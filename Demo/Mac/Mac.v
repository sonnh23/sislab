==> flow/design.v <==
module Mac(
  input         clock,
  input         reset,
  input  [7:0]  io_a,
  input  [7:0]  io_b,
  output [15:0] io_data_out
);
  reg [15:0] reg_;  
  reg [31:0] _RAND_0;
  wire [15:0] _T;  
  wire [15:0] _T_2;  
  assign _T = io_a * io_b;  
  assign _T_2 = reg_ + _T;  
  assign io_data_out = reg_;  
  always @(posedge clock) begin
    if (reset) begin
      reg_ <= 16'h0;
    end else begin
      reg_ <= _T_2;
    end
  end
endmodule
* Reports on Mac
The steps from the RTL of Mac to its reports follow in flow order. Lines are those of the file above, counted from 1. Operators: Yosys type, input widths -> output width; for muxes data width and select width s. Cell names lack the library's common part. The mark n/a stands for no value.
Inputs: top Mac, clock input clock, standard-cell library sky130hd, library corner tt_025C_1v80

* After elaboration
Yosys after proc, flatten, opt, wreduce and memory -nomap, before mapping. Enables and synchronous resets that opt folds into registers are not counted as muxes. Memory bits, and registers merged into a memory's read port (data or address), are not among the register bits. Print and check cells are not counted. Equal cells are merged and count once.
Word-level totals: flip-flop bits (word level) 16, latch bits 0, RAM bits 0, ROM bits 0, clocked read ports x word width 0, memory cells 0, bits of input ports 18, output and inout port bits 16, word-level cells 3
Operators by class: add/sub/neg operators 1, multiply operators 1, divide/modulo/power cells 0, order comparisons 0, eq/ne operators 0, shift operators 0, multiplexer cells 0, bitwise operators 0, reduce/logical cells 0
Operators with widths (count):
- $mul 8x8->16 | 1
- $add 16x16->16 | 1

* Depth
Depth = most cells in a row (Yosys ltp): at word level without a register or memory, in the mapped netlist without a sequential cell, where the memories' decode and read muxes count.
Depth: depth in word-level cells 2, ABC_AREA 0, depth in mapped cells 16, gate-level depth less buffers 16

* Synthesis result
Source: synth_stat.txt of the flow (Yosys; design flattened, memories mapped). It holds for the ABC_AREA given above (unset counts as 0); a run with the other value may have another netlist.
Synthesis totals: cell count 343, synthesis area 0.0029578 mm^2, mapped flip-flops 16, buffers 2
Cell types:
- fa_1 | count 50, total area 1000.96 um^2
- ha_1 | count 35, total area 437.92 um^2
- inv_1 | count 99, total area 371.606 um^2
- dfxtp_1 | count 16, total area 320.307 um^2
- and2_1 | count 34, total area 212.704 um^2
- nand2_1 | count 35, total area 131.376 um^2
- nor2b_1 | count 9, total area 56.304 um^2
- mux2_1 | count 4, total area 45.043 um^2
- nor2_1 | count 12, total area 45.043 um^2
- a21oi_1 | count 8, total area 40.038 um^2
- a21o_1 | count 5, total area 37.536 um^2
- xnor2_1 | count 4, total area 35.034 um^2
- xor2_1 | count 3, total area 26.275 um^2
- nand2b_1 | count 4, total area 25.024 um^2
- o41ai_1 | count 2, total area 17.517 um^2
- a41oi_2 | count 1, total area 16.266 um^2
- a211oi_1 | count 2, total area 15.014 um^2
- nor3_1 | count 3, total area 15.014 um^2
Not listed: further types 12, cells in them 17.

* Timing after synthesis
OpenSTA on the mapped netlist: ideal clock, no wires. The path of least setup slack (recovery checks aside). Input and output delay are each 20% of the period. Register names are those of the netlist, which keeps one name where synthesis merged equal registers.
Timing after synthesis: path kind in2reg, start input io_a[6], end register reg_[14], period 5.75 ns, input delay 1.150 ns, library setup time 0.123 ns, time at the first pin 1.150 ns, arrival 4.779 ns, slack 0.848 ns, delay of the path 3.752 ns, stages 13, path buffers 0, synthesis period reached 4.902 ns
"delay of the path" = arrival - input delay + setup time. "stages" counts driving pins, that of a launching flip-flop among them; a cell with two outputs on the path counts twice. "synthesis period reached" is the clock period less the worst setup slack; recovery checks do not enter. This is arithmetic on one report: input and output delays are still those of the set period (20% each). Between the ends stands the longest chain of elaborated cells between them, by number of cells; it is not shown to be the way that was timed. Of several equally long chains one is given. A line is the first line of the expression or statement that the cell stems from. Yosys adds cells for indexed reads and writes and turns some case tables into memories.
On the way, after synthesis: cells stage by stage and2_1 -> fa_1 -> inv_1 -> fa_1 -> fa_1 -> fa_1 -> inv_1 -> ha_1 -> a21o_1 -> a21o_1 -> a221o_1 -> a41oi_2 -> mux2_1, cells in the longest elaborated chain 2, elaborated cells between the ends (all ways) 2, source lines of those cells 2
RTL lines, path after synthesis:
- from (decl) | RTL line 4 | input  [7:0]  io_a,
- $mul 8x8->16 | RTL line 12 | assign _T = io_a * io_b;
- $add 16x16->16 | RTL line 13 | assign _T_2 = reg_ + _T;
- to (assign) | RTL line 17 | reg_ <= 16'h0;
- to (assign) | RTL line 19 | reg_ <= _T_2;
- to (decl) | RTL line 8 | reg [15:0] reg_;

* Worst path after layout
From the final timing report of flow run A: the path of least setup slack in the routed layout; clock arrival at registers is part of the times.
Timing post-layout: path kind in2reg, start input io_a[4], end register reg_[14], period 5.36 ns, input delay 1.07 ns, library setup time 0.11 ns, time at the first pin 1.07 ns, arrival 5.19 ns, slack 0.31 ns, stages 14, path buffers 1
Between the ends stands the longest chain of elaborated cells between them, by number of cells; it is not shown to be the way that was timed. Of several equally long chains one is given.
On the way, post-layout: cells stage by stage clkdlybuf4s15_2 -> and2_1 -> fa_1 -> fa_1 -> fa_1 -> inv_1 -> fa_1 -> inv_1 -> ha_2 -> a21oi_1 -> nor2b_1 -> a221o_1 -> a41oi_2 -> mux2_1, cells in the longest elaborated chain 2, elaborated cells between the ends (all ways) 2, source lines of those cells 2
RTL lines, path post-layout:
- from (decl) | RTL line 4 | input  [7:0]  io_a,
- $mul 8x8->16 | RTL line 12 | assign _T = io_a * io_b;
- $add 16x16->16 | RTL line 13 | assign _T_2 = reg_ + _T;
- to (assign) | RTL line 17 | reg_ <= 16'h0;
- to (assign) | RTL line 19 | reg_ <= _T_2;
- to (decl) | RTL line 8 | reg [15:0] reg_;

Memo
Re: implementation data of Mac

Measured data: module Mac, platform sky130hd, 2 stored runs of the flow under differing settings, order arbitrary. Input and output delays are each 20% of the period that was set; the output load is 0.01 pF.
"reached clock period" means the clock period less the worst setup slack. The figure is calculated, with input and output delays left at 20% of the set period.
"time used up by the worst setup path": the worst setup path's part of the clock period (all of it between registers, 20% less for each end at a port) less its slack. A launch clock that arrives late makes it longer, a capture clock that arrives late makes it shorter.

* Flow run A | settings: period_ns 5.36; CORE_UTILIZATION 20; SETUP_SLACK_MARGIN 0.1; PLACE_DENSITY_LB_ADDON 0.1; CELL_PAD_IN_SITES_GLOBAL_PLACEMENT 1; GPL_TIMING_DRIVEN 0; CTS_CLUSTER_DIAMETER 194; CAP_MARGIN 20; CORE_MARGIN 2; SLEW_MARGIN 20 | results: worst-case hold slack 0.600 ns; setup TNS 0.000 ns; cell area after synthesis 0.0029578 mm^2; time used up by the worst setup path 3.98 ns; worst setup path kind in2reg; total die area 0.0157779 mm^2; reached clock period 5.052 ns; standard-cell area after routing 0.003606 mm^2; setup slack of the critical path 0.308 ns; final design utilization 24.9 %
* Flow run B | settings: period_ns 2.9; CORE_UTILIZATION 29; SETUP_SLACK_MARGIN 0.52; PLACE_DENSITY_LB_ADDON 0.16; CELL_PAD_IN_SITES_GLOBAL_PLACEMENT 2; ABC_AREA 1; CAP_MARGIN 25; SLEW_MARGIN 0; CORE_MARGIN 2 | results: worst-case hold slack 0.594 ns; setup TNS -8.622 ns; cell area after synthesis 0.0032093 mm^2; time used up by the worst setup path 3.15 ns; worst setup path kind in2reg; total die area 0.0119246 mm^2; reached clock period 3.729 ns; standard-cell area after routing 0.0045556 mm^2; setup slack of the critical path -0.829 ns; final design utilization 42.0 %
